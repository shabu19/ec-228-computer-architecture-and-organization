==> flow/design.v <==
module data_memory(
		input [3:0]address,
		input [3:0]write_data,
		input clk,
		input clr,
		input mrd,
		input mwr,
		output reg [3:0]read_data);
reg [3:0]mem[15:0];
always@(posedge clk)
begin
	if(!clr)
	begin
		mem[0]<=0;
		mem[1]<=1;
		mem[2]<=2;
		mem[3]<=3;
		mem[4]<=4;
		mem[5]<=5;
		mem[6]<=6;
		mem[7]<=7;
		mem[8]<=8;
		mem[9]<=9;
		mem[10]<=10;
		mem[11]<=11;
		mem[12]<=12;
		mem[13]<=13;
		mem[14]<=14;
		mem[15]<=15;
	end
	else
	begin
		if(!mrd)
		read_data<=mem[address];
		else if(!mwr)
		mem[address]<=write_data;
	end
end
endmodule
module test_data_memory();
reg clk,clr,mrd,mwr;
reg [3:0]address;
reg [3:0]write_data;
wire [3:0]read_data;
data_memory i_dm(address,write_data,clk,clr,mrd,mwr,read_data);
initial 
clk=0;
always
#5 clk=~clk;
initial
begin
clr=0;
#30 clr=1;mrd=1;mwr=1;
#30 mrd=0; address=7;
#30 mrd=1; mwr=0; write_data=11; address=5;
#30 mrd=0; mwr=1; address=5;
end
endmodule
# Reports on data_memory
# What the tools print for data_memory, step after step.
# Line numbers count from 1 in the design file above.
# Library cell names are shortened.
# Not given: n/a
# design
top_module,data_memory
clk_port,clk
lib,sky130hd
lib_corner,tt_025C_1v80

# Elaborated design
# Counts by Yosys on the flattened word-level netlist (proc, flatten, opt, wreduce; memories kept). Register bits leave out memories and registers merged into their read ports (data or address); mux counts leave out enables and synchronous resets folded into registers. Print and check cells are left out. Cells with the same type and inputs are merged into one.
# Memory sizes are those after Yosys's memory passes, which may raise the word count (mostly to a power of two), join words into wider ones and drop unused or constant bits.
# word_totals
regBits,0
ramBits,64
mem_count,1
in_bits,12
output_inout_bits,4
wordCells,13
# classes
n_mux,10
logic,1
reduce_and_logical,1
# memory_table
name,words,width,line_no,source
mem,16,4,9,reg [3:0]mem[15:0];
# op_table
operator,n
4-bit 2-to-1 mux,6
1-bit 2-to-1 mux,4
2-bit AND reduction,1
1-bit NOT,1

# Logic depth
# Yosys ltp: most cells in a row. Word level: on the elaborated netlist, between registers, memories and ports. Mapped: between sequential cells and ports; inverters and the memories' decode and read muxes count.
# depth
ltp_word,3
ABC_AREA,1
depth_mapped,11
mapped_depth_nobuf,9

# Netlist
# Source: synth_stat.txt of the flow (Yosys; design flattened, memories mapped). It holds for the ABC_AREA given above (unset counts as 0); a run with the other value may have another netlist.
# Totals and module areas in this step are rounded.
# synth_totals
stdcells,393
mapped_area_um2,3380
seqArea_um2,2040
flip_flops,68
n_buf,16
# by_type
cell_type,n
edfxtp_1,68
nand2_1,232
nor2_1,35
inv_1,27
nor3_4,4
buf_6,5
buf_2,6
nand3_1,4
clkbuf_1,4
nor2_2,2
buf_4,1
inv_4,1
nand2_2,1
o21ai_0,1
clkinv_1,1
inv_2,1

# Worst setup path after synthesis
# Source: OpenSTA report_checks on the synthesized netlist (no wires, ideal clock, input and output delay 20% of the period each), path of least setup slack; recovery checks are left aside. Register names are those of the netlist, which keeps one name where synthesis merged equal registers.
# synth_path
path_kind,input to register
startpoint,in clr
endpoint,mem mem[15][0]
period_ns,1.94
input_delay_ns,0.388
launch_ns,0.388
t_arrival_ns,1.289
path_slack_ns,0.289
path_delay_ns,1.262
stages,5
synth_period_reached_ns,1.651
# "path_delay_ns" is the arrival time less input delay plus setup time.
# "stages" counts driving pins, that of a launching flip-flop among them; a cell with two outputs on the path counts twice.
# "synth_period_reached_ns" = period - worst setup slack (recovery checks aside). The figure is calculated, with input and output delays left at 20% of the set period.
# Between the ends stands the longest chain of elaborated cells between them, by number of cells; it is not shown to be the way that was timed. Of several equally long chains one is given.
# Each line given opens the expression or statement behind the cell; cells for indexed reads and writes are added by Yosys, which also makes memories of some case tables.
# Only ways into the end's enable, where the timed path ends, are counted here.
# synth_via
path_cell_list,buf_2 nand2_2 nor3_4 inv_1 o21ai_0
elab_chain_len,1
cells_between,3
cone_lines,1
# synth_lines
item,line_no,source
"start, declared",5,"input clr,"
4-bit 2-to-1 mux,12,if(!clr)
"end, declared",9,reg [3:0]mem[15:0];

# Worst path after layout
# From the final timing report of record 2: the path of least setup slack in the routed layout; clock arrival at registers is part of the times.
# layout_path
path_kind,input to register
startpoint,in clr
endpoint,reg read_data[3]
period_ns,1.64
input_delay_ns,0.33
launch_ns,0.33
t_arrival_ns,1.38
path_slack_ns,0.31
stages,5
# Between the ends stands the longest chain of elaborated cells between them, by number of cells; it is not shown to be the way that was timed. Of several equally long chains one is given.
# layout_via
path_cell_list,clkdlybuf4s15_1 buf_4 inv_1 nor2_1 buf_4
elab_chain_len,1
cells_between,1
cone_lines,0
# layout_lines
item,line_no,source
"start, declared",5,"input clr,"
2-bit AND reduction,n/a,
"end, declared",8,output reg [3:0]read_data);

# data_memory through Yosys and OpenROAD on sky130hd: 2 stored runs, unordered, with their settings and measured results. The constraints put input and output delay at 20% of the set period each and load the outputs with 0.01 pF.
# "achievedPeriod_ns" is the run's clock period less its worst setup slack. It is reckoned from that one timing run; input and output delays stay at 20% of the period that was set.
# "worst_setup_path_time_ns" is the time allowed to the run's worst setup path (the clock period less input and output delay, where it has them) less its slack. Clock arrival times count: a late capture clock shortens it, a late launch clock lengthens it.
# "totalPower_mw": no workload was simulated; the value follows from the tool's default switching activity.
# The results are shown rounded.
# A setting shown as . is not set for that run.
# Results: . = not shown.
run name,period_ns,CORE_UTILIZATION,SETUP_SLACK_MARGIN,PLACE_DENSITY,CORE_ASPECT_RATIO,CORE_MARGIN,CELL_PAD_IN_SITES_DETAIL_PLACEMENT,CTS_CLUSTER_DIAMETER,SLEW_MARGIN,CAP_MARGIN,PLACE_DENSITY_LB_ADDON,CELL_PAD_IN_SITES_GLOBAL_PLACEMENT,TNS_END_PERCENT,ABC_AREA,GPL_ROUTABILITY_DRIVEN,CTS_CLUSTER_SIZE,post_synth_area_um2,totalPower_mw,achievedPeriod_ns,worst_setup_path_time_ns,worstPathKind,setup_ws_ns,timing.hold.ws_ns,finish.stdcell_area_um2,design_die_area_um2
record 1,1.14,50,0.29,0.77,0.98,10,1,31,35,20,.,.,.,.,.,.,.,.,.,.,.,.,.,.,.
record 2,1.64,42,0.33,.,.,2,.,283,20,20,0.24,1,30,1,1,83,3380,3.64,1.326,1.00,input to register,0.314,0.519,4250,8770
# Record 1: unfinished; error DPL-0033 in routing
